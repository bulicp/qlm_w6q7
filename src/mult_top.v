==> flow/design.v <==
module QLM_w6q7(
    input [15:0] x,
    input [15:0] y,
    output [31:0] p
    );
    wire [15:0] x_abs;
    assign x_abs = x ^ {16{x[15]}};
    wire [15:0] k_x0;
    wire zero_x0;
    wire [3:0] k_x0_enc;
    LOD16 lod_x0(
        .data_i(x_abs),
        .zero_o(zero_x0),
        .data_o(k_x0),
        .data_enc(k_x0_enc));
    wire [4:0] x_shift;
    LBarrel Lshift_x0(
        .data_i(x_abs),
        .shift_i(k_x0),
        .data_o(x_shift));
    wire [15:0] y_abs;
    assign y_abs = y ^ {16{y[15]}};
    wire [15:0] k_y0;
    wire zero_y0;
    wire [3:0] k_y0_enc;
    LOD16 lod_y0(
        .data_i(y_abs),
        .zero_o(zero_y0),
        .data_o(k_y0),
        .data_enc(k_y0_enc));
    wire [4:0] y_shift;
    LBarrel Lshift_y0(
        .data_i(y_abs),
        .shift_i(k_y0),
        .data_o(y_shift));
    wire [9:0] x_log;
    wire [9:0] y_log;
    wire [9:0] p_log;
    assign x_log = {1'b0,k_x0_enc,x_shift};
    assign y_log = {1'b0,k_y0_enc,y_shift};
    assign p_log = x_log + y_log;
    wire [21:0] p_l1b;
    wire [5:0] l1_input;
    assign l1_input = {1'b1,p_log[4:0]};
    L1Barrel L1shift_plog(
        .data_i(l1_input),
        .shift_i(p_log[8:5]),
        .data_o(p_l1b));
    wire [10:0] p_low;
    wire not_k_l5 = ~p_log[9];
    assign p_low = p_l1b[15:5] & {11{not_k_l5}};
    wire [5:0] p_med;
    assign p_med = p_log[9] ? p_l1b[5:0] : p_l1b[21:16];
    wire [14:0] p_high;
    assign p_high = p_l1b[20:6] & {15{p_log[9]}};
    wire [31:0] PP_abs;
    assign PP_abs = {p_high,p_med,p_low};
    wire p_sign;
    wire [31:0] PP_temp;
    assign p_sign = x[15] ^ y[15];
    assign PP_temp = PP_abs ^ {32{p_sign}};
    wire notZeroA, notZeroB, notZeroD;
    assign notZeroA = ~zero_x0 ;
    assign notZeroB = ~zero_y0 ;
    assign notZeroD = notZeroA & notZeroB;
    assign p = notZeroD? PP_temp : 32'b0;
endmodule
module LOD16(
    input [15:0] data_i,
    output zero_o,
    output [15:0] data_o,
    output [3:0] data_enc
    );
    wire [15:0] z;
    wire [3:0] zdet;
    wire [3:0] select;
    assign zdet[3] = |(data_i[15:12]);
    assign zdet[2] = |(data_i[11:8]) ;
    assign zdet[1] = |(data_i[7]) ;
    assign zdet[0] = 1'b0;
    assign zero_o = ~( zdet[3]  | zdet[2] | zdet[1] );
    LOD4 lod4_2 (
        .data_i(data_i[15:12]), 
        .data_o(z[15:12])
    );
    LOD4 lod4_1 (
        .data_i(data_i[11:8]), 
        .data_o(z[11:8])
    );
    assign z[7] = data_i[7];
    assign z[6:0] = 7'b0;
    LOD4 Middle(
        .data_i(zdet), 
        .data_o(select)       
    );
	wire [11:0] tmp_out;
    Muxes2in1Array4 Inst_MUX214_3 (
        .data_i(z[15:12]), 
        .select_i(select[3]), 
        .data_o(tmp_out[11:8])
    );
	Muxes2in1Array4 Inst_MUX214_2 (
        .data_i(z[11:8]), 
        .select_i(select[2]), 
        .data_o(tmp_out[7:4])
    );
    assign tmp_out[3] = select[1] ? z[7] : 1'b0;
    assign tmp_out[2:0] = 3'b0;
    wire [2:0] low_enc; 
    assign low_enc = tmp_out[3:1] | tmp_out[7:5] | tmp_out[11:9];
    assign data_enc[3] = select[3] | select[2];
    assign data_enc[2] = select[3] | select[1];
    assign data_enc[1] = low_enc[2] | low_enc[1];
    assign data_enc[0] = low_enc[2] | low_enc[0];
    assign data_o[15:4] = tmp_out;
    assign data_o[3:0] = 4'b0;
endmodule
module LOD2(
    input [1:0] data_i,
    output [1:0] data_o
    );
	 assign data_o[1] = data_i[1];
	 assign data_o[0] =(~data_i[1] & data_i[0]);
endmodule
module LOD4(
    input [3:0] data_i,
    output [3:0] data_o
    );
    wire mux0;
    wire mux1;
    wire mux2;
    assign mux2 = (data_i[3]==1) ? 1'b0 : 1'b1;
    assign mux1 = (data_i[2]==1) ? 1'b0 : mux2;
    assign mux0 = (data_i[1]==1) ? 1'b0 : mux1;
    assign data_o[3] = data_i[3];
    assign data_o[2] =(mux2 & data_i[2]);
    assign data_o[1] =(mux1 & data_i[1]);
    assign data_o[0] =(mux0 & data_i[0]);
endmodule
module Muxes2in1Array2(
    input [1:0] data_i,
    input select_i,
    output [1:0] data_o
    );
	assign data_o[1] = select_i ? data_i[1] : 1'b0;
	assign data_o[0] = select_i ? data_i[0] : 1'b0;
endmodule
module Muxes2in1Array4(
    input [3:0] data_i,
    input select_i,
    output [3:0] data_o
    );
	assign data_o[3] = select_i ? data_i[3] : 1'b0;
	assign data_o[2] = select_i ? data_i[2] : 1'b0;
	assign data_o[1] = select_i ? data_i[1] : 1'b0;
	assign data_o[0] = select_i ? data_i[0] : 1'b0;
endmodule
module LBarrel(
    input [15:0] data_i,
    input [15:0] shift_i,
    output [4:0] data_o);
    assign data_o[4] = |(data_i[13:7] & shift_i[14:8]);
    assign data_o[3] = |(data_i[12:7] & shift_i[14:9]);
    assign data_o[2] = |(data_i[11:7] & shift_i[14:10]);
    assign data_o[1] = |(data_i[10:7] & shift_i[14:11]);
    assign data_o[0] = |(data_i[9:7] & shift_i[14:12]);
endmodule
module L1Barrel(
    input [5:0] data_i,
    input [3:0] shift_i,
    output reg [21:0] data_o);
    always @*
        case (shift_i)
           4'b0000: data_o = data_i;
           4'b0001: data_o = data_i << 1;
           4'b0010: data_o = data_i << 2;
           4'b0011: data_o = data_i << 3;
           4'b0100: data_o = data_i << 4;
           4'b0101: data_o = data_i << 5;
           4'b0110: data_o = data_i << 6;
           4'b0111: data_o = data_i << 7;
           4'b1000: data_o = data_i << 8;
           4'b1001: data_o = data_i << 9;
           4'b1010: data_o = data_i << 10;
           4'b1011: data_o = data_i << 11;
           4'b1100: data_o = data_i << 12;
           4'b1101: data_o = data_i << 13;
           4'b1110: data_o = data_i << 14;
           default: data_o = data_i << 15;
        endcase
endmodule
module mult_top(
    input clk,
    input  [15:0] x,
    input  [15:0] y,
    output reg [31:0] p_out
    );
    wire [31:0] P_vec;
    reg [15:0] X_vec;
    reg [15:0] Y_vec;
    QLM_w6q7 mult(X_vec,Y_vec,P_vec); 
    always @(posedge clk) 
    begin
        p_out = P_vec;
        X_vec = x;
        Y_vec = y;
    end
endmodule 
## Tool chain data of mult_top

The steps from the RTL of mult_top to its reports follow in flow order.
Line numbers count from 1 in the design file above.
Not given: -

- Design top: mult_top
- Clock input: clk
- Standard-cell library: sky130hd
- Corner: tt_025C_1v80

## Elaborated design

Counts by Yosys on the flattened word-level netlist (proc, flatten, opt, wreduce; memories kept). Register bits leave out memories and registers merged into their read ports (data or address); mux counts leave out enables and synchronous resets folded into registers. Print and check cells are left out. Cells with the same type and inputs are merged into one.

- Register bits: 64
- Output and inout port bits: 32
- Bits of input ports: 33
- Word-level cells: 119

- Muxes and demuxes: 36
- Equality and inequality tests: 14
- Reductions and logical operators: 15
- Add/sub/neg operators: 1
- Bitwise logic cells: 50

Operator list:

| kind | number |
|---|---|
| 21-bit case mux with 15-bit select | 1 |
| 1-bit two-way mux | 34 |
| 16-bit bitwise XOR | 2 |
| 32-bit bitwise XOR | 1 |
| 4-bit == test with constant B | 7 |
| 4-bit OR reduction | 6 |
| 1-bit bitwise AND | 17 |
| 4-bit by 3-bit == test with 1-bit output with constant B | 4 |
| 15-bit bitwise AND | 1 |
| 7-bit bitwise AND | 2 |
| 7-bit OR reduction | 2 |
| 1-bit bitwise OR | 12 |
| 3-bit bitwise OR | 4 |
| 6-bit bitwise AND | 2 |
| 6-bit OR reduction | 2 |
| 11-bit bitwise AND | 1 |
| 5-bit bitwise AND | 2 |
| 5-bit OR reduction | 2 |
| 9-bit by 9-bit adder with 10-bit output | 1 |
| 4-bit by 2-bit == test with 1-bit output with constant B | 2 |
| 4-bit bitwise AND | 2 |
| 3-bit bitwise AND | 2 |
| 3-bit OR reduction | 2 |
| 6-bit two-way mux | 1 |
| 4-bit by 1-bit == test with 1-bit output with constant B | 1 |
| 4-bit zero test | 1 |
| 1-bit bitwise XOR | 1 |
| 1-bit NOT | 1 |

## Depth

Depth = most cells in a row (Yosys ltp): at word level without a register or memory, in the mapped netlist without a sequential cell, where the memories' decode and read muxes count.

- Word-level depth: 14
- ABC_AREA: 0
- Mapped depth: 20
- Gate-level depth less buffers: 17

## Mapped cells and area

Yosys stat after the flow's synthesis: flattened, memories mapped to cells. It holds for the ABC_AREA given above (unset counts as 0); a run with the other value may have another netlist.
Totals and module areas in this step are rounded.

- Cell count: 505
- Flip-flops: 50
- Chip area (Yosys): 3920 um2
- Sequential area: 1000 um2

Cells by type:

| type | number |
|---|---|
| sky130_fd_sc_hd__dfxtp_1 | 50 |
| sky130_fd_sc_hd__mux2i_1 | 35 |
| sky130_fd_sc_hd__nor2_1 | 54 |
| sky130_fd_sc_hd__o21ai_0 | 32 |
| sky130_fd_sc_hd__nand2_1 | 41 |
| sky130_fd_sc_hd__a21oi_1 | 24 |
| sky130_fd_sc_hd__xnor2_1 | 13 |
| sky130_fd_sc_hd__ha_1 | 9 |
| sky130_fd_sc_hd__nand3_1 | 17 |
| sky130_fd_sc_hd__clkbuf_1 | 22 |
| sky130_fd_sc_hd__nor3_1 | 15 |
| sky130_fd_sc_hd__o22ai_1 | 11 |
| sky130_fd_sc_hd__o221ai_1 | 7 |
| sky130_fd_sc_hd__buf_2 | 12 |
| sky130_fd_sc_hd__o21a_1 | 8 |
| sky130_fd_sc_hd__nand2b_1 | 9 |
| sky130_fd_sc_hd__o31ai_1 | 7 |
| sky130_fd_sc_hd__nor4_1 | 8 |

Not listed: further types 54, cells in them 131.
By module: a second synthesis without flattening, with its own total; a netlist apart from the flattened one above.

- Cells (unflattened synthesis): 428
- Area total of the unflattened synthesis: 4020 um2

Each row is one instance without its submodules.

Modules:

| module | seq. area (um2) | area (um2) | cells | instances |
|---|---|---|---|---|
| mult_top | 1280 | 1280 | 64 | 1 |
| QLM_w6q7 | 0.0 | 1200 | 155 | 1 |
| L1Barrel | 0.0 | 747 | 103 | 1 |
| LOD16 | 0.0 | 129 | 17 | 2 |
| LBarrel | 0.0 | 111 | 16 | 2 |
| LOD4 | 0.0 | 36.3 | 4 | 6 |
| Muxes2in1Array4 | 0.0 | 25.0 | 4 | 4 |

## Path before layout

Source: OpenSTA report_checks on the synthesized netlist (no wires, ideal clock, input and output delay 20% of the period each), path of least setup slack; recovery checks are left aside. Register names are those of the netlist, which keeps one name where synthesis merged equal registers.

- Path kind: flip-flop to flip-flop
- Start point: register Y_vec[9]
- End point: register p_out[15]
- Stages: 21
- Period: 8.44 ns
- Setup slack: 4.507 ns
- Data arrival time: 3.861 ns
- Launch time at the first pin: 0.000 ns
- Delay of the path: 3.933 ns
- Synthesis period reached: 3.933 ns

"delay of the path" is the arrival time less input delay plus setup time.
"stages" counts driving pins, that of a launching flip-flop among them; a cell with two outputs on the path counts twice.
"synthesis period reached" = period - worst setup slack (recovery checks aside). The figure is calculated, with input and output delays left at 20% of the set period.
The rows between start and end are the longest chain of elaborated cells between them; the timing report does not say that the signal goes this way. Where chains are equally long, one stands for them.
Each line given opens the expression or statement behind the cell; cells for indexed reads and writes are added by Yosys, which also makes memories of some case tables.

- Path through: sky130_fd_sc_hd__dfxtp_1 > sky130_fd_sc_hd__clkbuf_1 > sky130_fd_sc_hd__inv_1 > sky130_fd_sc_hd__or4_1 > sky130_fd_sc_hd__o31ai_1 > sky130_fd_sc_hd__nand2_1 > sky130_fd_sc_hd__o21ai_0 > sky130_fd_sc_hd__a221o_1 > sky130_fd_sc_hd__nor2_1 > sky130_fd_sc_hd__a31oi_1 > sky130_fd_sc_hd__ha_1 > sky130_fd_sc_hd__buf_2 > sky130_fd_sc_hd__nand3_1 > sky130_fd_sc_hd__a21boi_1 > sky130_fd_sc_hd__or4_4 > sky130_fd_sc_hd__nand2_1 > sky130_fd_sc_hd__buf_2 > sky130_fd_sc_hd__mux2i_1 > sky130_fd_sc_hd__nor4_1 > sky130_fd_sc_hd__a221oi_1 > sky130_fd_sc_hd__mux2i_1
- Cells in the longest elaborated chain: 13

RTL lines, path after synthesis:

| item | RTL line | source |
|---|---|---|
| from (decl) | 200 | `reg [15:0] Y_vec;` |
| from (assign) | 206 | `Y_vec = y;` |
| 16-bit bitwise XOR | 22 | `assign y_abs = y ^ {16{y[15]}};` |
| 4-bit OR reduction | 78 | `assign zdet[2] = \|(data_i[11:8]) ;` |
| 1-bit two-way mux | 133 | `assign mux1 = (data_i[2]==1) ? 1'b0 : mux2;` |
| 1-bit bitwise AND | 137 | `assign data_o[1] =(mux1 & data_i[1]);` |
| 1-bit two-way mux | 107 | `assign tmp_out[3] = select[1] ? z[7] : 1'b0;` |
| 3-bit bitwise OR (2 in a row) | 110 | `assign low_enc = tmp_out[3:1] \| tmp_out[7:5] \| tmp_out[11:9];` |
| 1-bit bitwise OR | 114 | `assign data_enc[0] = low_enc[2] \| low_enc[0];` |
| 9-bit by 9-bit adder with 10-bit output | 41 | `assign p_log = x_log + y_log;` |
| 4-bit == test | 173 | `case (shift_i)` |
| 21-bit case mux with 15-bit select | 173 |  |
| 6-bit two-way mux | 53 | `assign p_med = p_log[9] ? p_l1b[5:0] : p_l1b[21:16];` |
| 32-bit bitwise XOR | 61 | `assign PP_temp = PP_abs ^ {32{p_sign}};` |
| to (assign) | 204 | `p_out = P_vec;` |
| to (decl) | 196 | `output reg [31:0] p_out` |

## Path in the finished layout

From the final timing report of stored run 1: the path of least setup slack in the routed layout; clock arrival at registers is part of the times.

- Path kind: flip-flop to flip-flop
- Start point: register Y_vec[15]
- End point: register p_out[16]
- Stages: 18
- Period: 7.49 ns
- Setup slack: 2.11 ns
- Data arrival time: 5.54 ns
- Launch time at the first pin: 0.31 ns

The rows between start and end are the longest chain of elaborated cells between them; the timing report does not say that the signal goes this way. Where chains are equally long, one stands for them.

- Path through: sky130_fd_sc_hd__dfxtp_1 > sky130_fd_sc_hd__nand4_1 > sky130_fd_sc_hd__nor2_1 > sky130_fd_sc_hd__a21oi_1 > sky130_fd_sc_hd__nand2_1 > sky130_fd_sc_hd__o21ai_0 > sky130_fd_sc_hd__a221o_1 > sky130_fd_sc_hd__nor2_1 > sky130_fd_sc_hd__a31oi_1 > sky130_fd_sc_hd__ha_1 > sky130_fd_sc_hd__nand3_1 > sky130_fd_sc_hd__a21boi_1 > sky130_fd_sc_hd__nor4_1 > sky130_fd_sc_hd__nor2_2 > sky130_fd_sc_hd__o22ai_1 > sky130_fd_sc_hd__a222oi_1 > sky130_fd_sc_hd__nor2_1 > sky130_fd_sc_hd__mux2i_1
- Cells in the longest elaborated chain: 14

RTL lines, path after layout:

| item | RTL line | source |
|---|---|---|
| from (decl) | 200 | `reg [15:0] Y_vec;` |
| from (assign) | 206 | `Y_vec = y;` |
| 16-bit bitwise XOR | 22 | `assign y_abs = y ^ {16{y[15]}};` |
| 4-bit OR reduction | 77 | `assign zdet[3] = \|(data_i[15:12]);` |
| 1-bit two-way mux | 132 | `assign mux2 = (data_i[3]==1) ? 1'b0 : 1'b1;` |
| 1-bit two-way mux | 133 | `assign mux1 = (data_i[2]==1) ? 1'b0 : mux2;` |
| 1-bit bitwise AND | 137 | `assign data_o[1] =(mux1 & data_i[1]);` |
| 1-bit two-way mux | 107 | `assign tmp_out[3] = select[1] ? z[7] : 1'b0;` |
| 3-bit bitwise OR (2 in a row) | 110 | `assign low_enc = tmp_out[3:1] \| tmp_out[7:5] \| tmp_out[11:9];` |
| 1-bit bitwise OR | 114 | `assign data_enc[0] = low_enc[2] \| low_enc[0];` |
| 9-bit by 9-bit adder with 10-bit output | 41 | `assign p_log = x_log + y_log;` |
| 4-bit == test | 173 | `case (shift_i)` |
| 21-bit case mux with 15-bit select | 173 |  |
| 6-bit two-way mux | 53 | `assign p_med = p_log[9] ? p_l1b[5:0] : p_l1b[21:16];` |
| 32-bit bitwise XOR | 61 | `assign PP_temp = PP_abs ^ {32{p_sign}};` |
| to (assign) | 204 | `p_out = P_vec;` |
| to (decl) | 196 | `output reg [31:0] p_out` |

Data sheet: physical implementation of mult_top

Stored flow runs of mult_top (2 of them; Yosys, OpenROAD, sky130hd). They differ in their settings and are not a sequence. Constraints: input delay and output delay 20% of the set period each, output load 0.01 pF.
By "clock period achieved" is meant the clock period of the run minus its worst setup slack. This is arithmetic on one report: input and output delays are still those of the set period (20% each).
Results are given in rounded form.

### Stored run 1

==> flow/run.sh <==
#!/bin/bash
# the make line also repeats the synthesis and layout settings of config.mk as NAME=value (left out here)
make -C /OpenROAD-flow-scripts/flow DESIGN_CONFIG=/design/flow/config.mk WORK_HOME=/design/flow/orfs CLKGATE_MAP_FILE= finish
==> flow/config.mk <==
export PLATFORM = sky130hd
export DESIGN_NAME = mult_top
export DESIGN_NICKNAME = mult_top
export VERILOG_FILES = /design/flow/design.v
export SDC_FILE = /design/flow/constraint.sdc
export NUM_CORES = 4
export LEC_CHECK = 0
export CAP_MARGIN = 20
export CELL_PAD_IN_SITES_GLOBAL_PLACEMENT = 1
export CORE_MARGIN = 2
export CORE_UTILIZATION = 40
export CTS_CLUSTER_SIZE = 46
export GPL_ROUTABILITY_DRIVEN = 1
export HOLD_SLACK_MARGIN = -0.01
export MAX_ROUTING_LAYER = met5
export MIN_ROUTING_LAYER = met1
export PLACE_DENSITY_LB_ADDON = 0.14
export SETUP_SLACK_MARGIN = 1.16
export SLEW_MARGIN = 20
==> flow/constraint.sdc <==
create_clock -name core_clock -period 7.49 [get_ports {clk}]
set_input_delay 1.4980 -clock core_clock [delete_from_list [all_inputs] [get_ports {clk}]]
set_output_delay 1.4980 -clock core_clock [all_outputs]
set_load 0.01 [all_outputs]

Results of stored run 1:
- Clock period achieved: 5.375 ns
- Worst setup slack after layout: 2.11 ns
- Area of the die: 10600 um2
- Setup total negative slack: 0.000 ns
- Netlist area reported by Yosys: 3920 um2
- Standard-cell area after routing: 4530 um2

### Stored run 2

==> flow/run.sh <==
#!/bin/bash
# the make line also repeats the synthesis and layout settings of config.mk as NAME=value (left out here)
make -C /OpenROAD-flow-scripts/flow DESIGN_CONFIG=/design/flow/config.mk WORK_HOME=/design/flow/orfs CLKGATE_MAP_FILE= finish
==> flow/config.mk <==
export PLATFORM = sky130hd
export DESIGN_NAME = mult_top
export DESIGN_NICKNAME = mult_top
export VERILOG_FILES = /design/flow/design.v
export SDC_FILE = /design/flow/constraint.sdc
export NUM_CORES = 4
export LEC_CHECK = 0
export ABC_AREA = 0
export CAP_MARGIN = 10
export CELL_PAD_IN_SITES_DETAIL_PLACEMENT = 2
export CELL_PAD_IN_SITES_GLOBAL_PLACEMENT = 0
export CORE_ASPECT_RATIO = 0.9
export CORE_MARGIN = 8
export CORE_UTILIZATION = 60
export CTS_CLUSTER_DIAMETER = 99
export CTS_CLUSTER_SIZE = 65
export GPL_ROUTABILITY_DRIVEN = 1
export GPL_TIMING_DRIVEN = 0
export MAX_ROUTING_LAYER = met4
export PLACE_DENSITY_LB_ADDON = 0.27
export SLEW_MARGIN = 20
export TNS_END_PERCENT = 50
==> flow/constraint.sdc <==
create_clock -name core_clock -period 3.37 [get_ports {clk}]
set_input_delay 0.6740 -clock core_clock [delete_from_list [all_inputs] [get_ports {clk}]]
set_output_delay 0.6740 -clock core_clock [all_outputs]
set_load 0.01 [all_outputs]

Outcome of stored run 2: no final report: placement broke off with DPL-0033
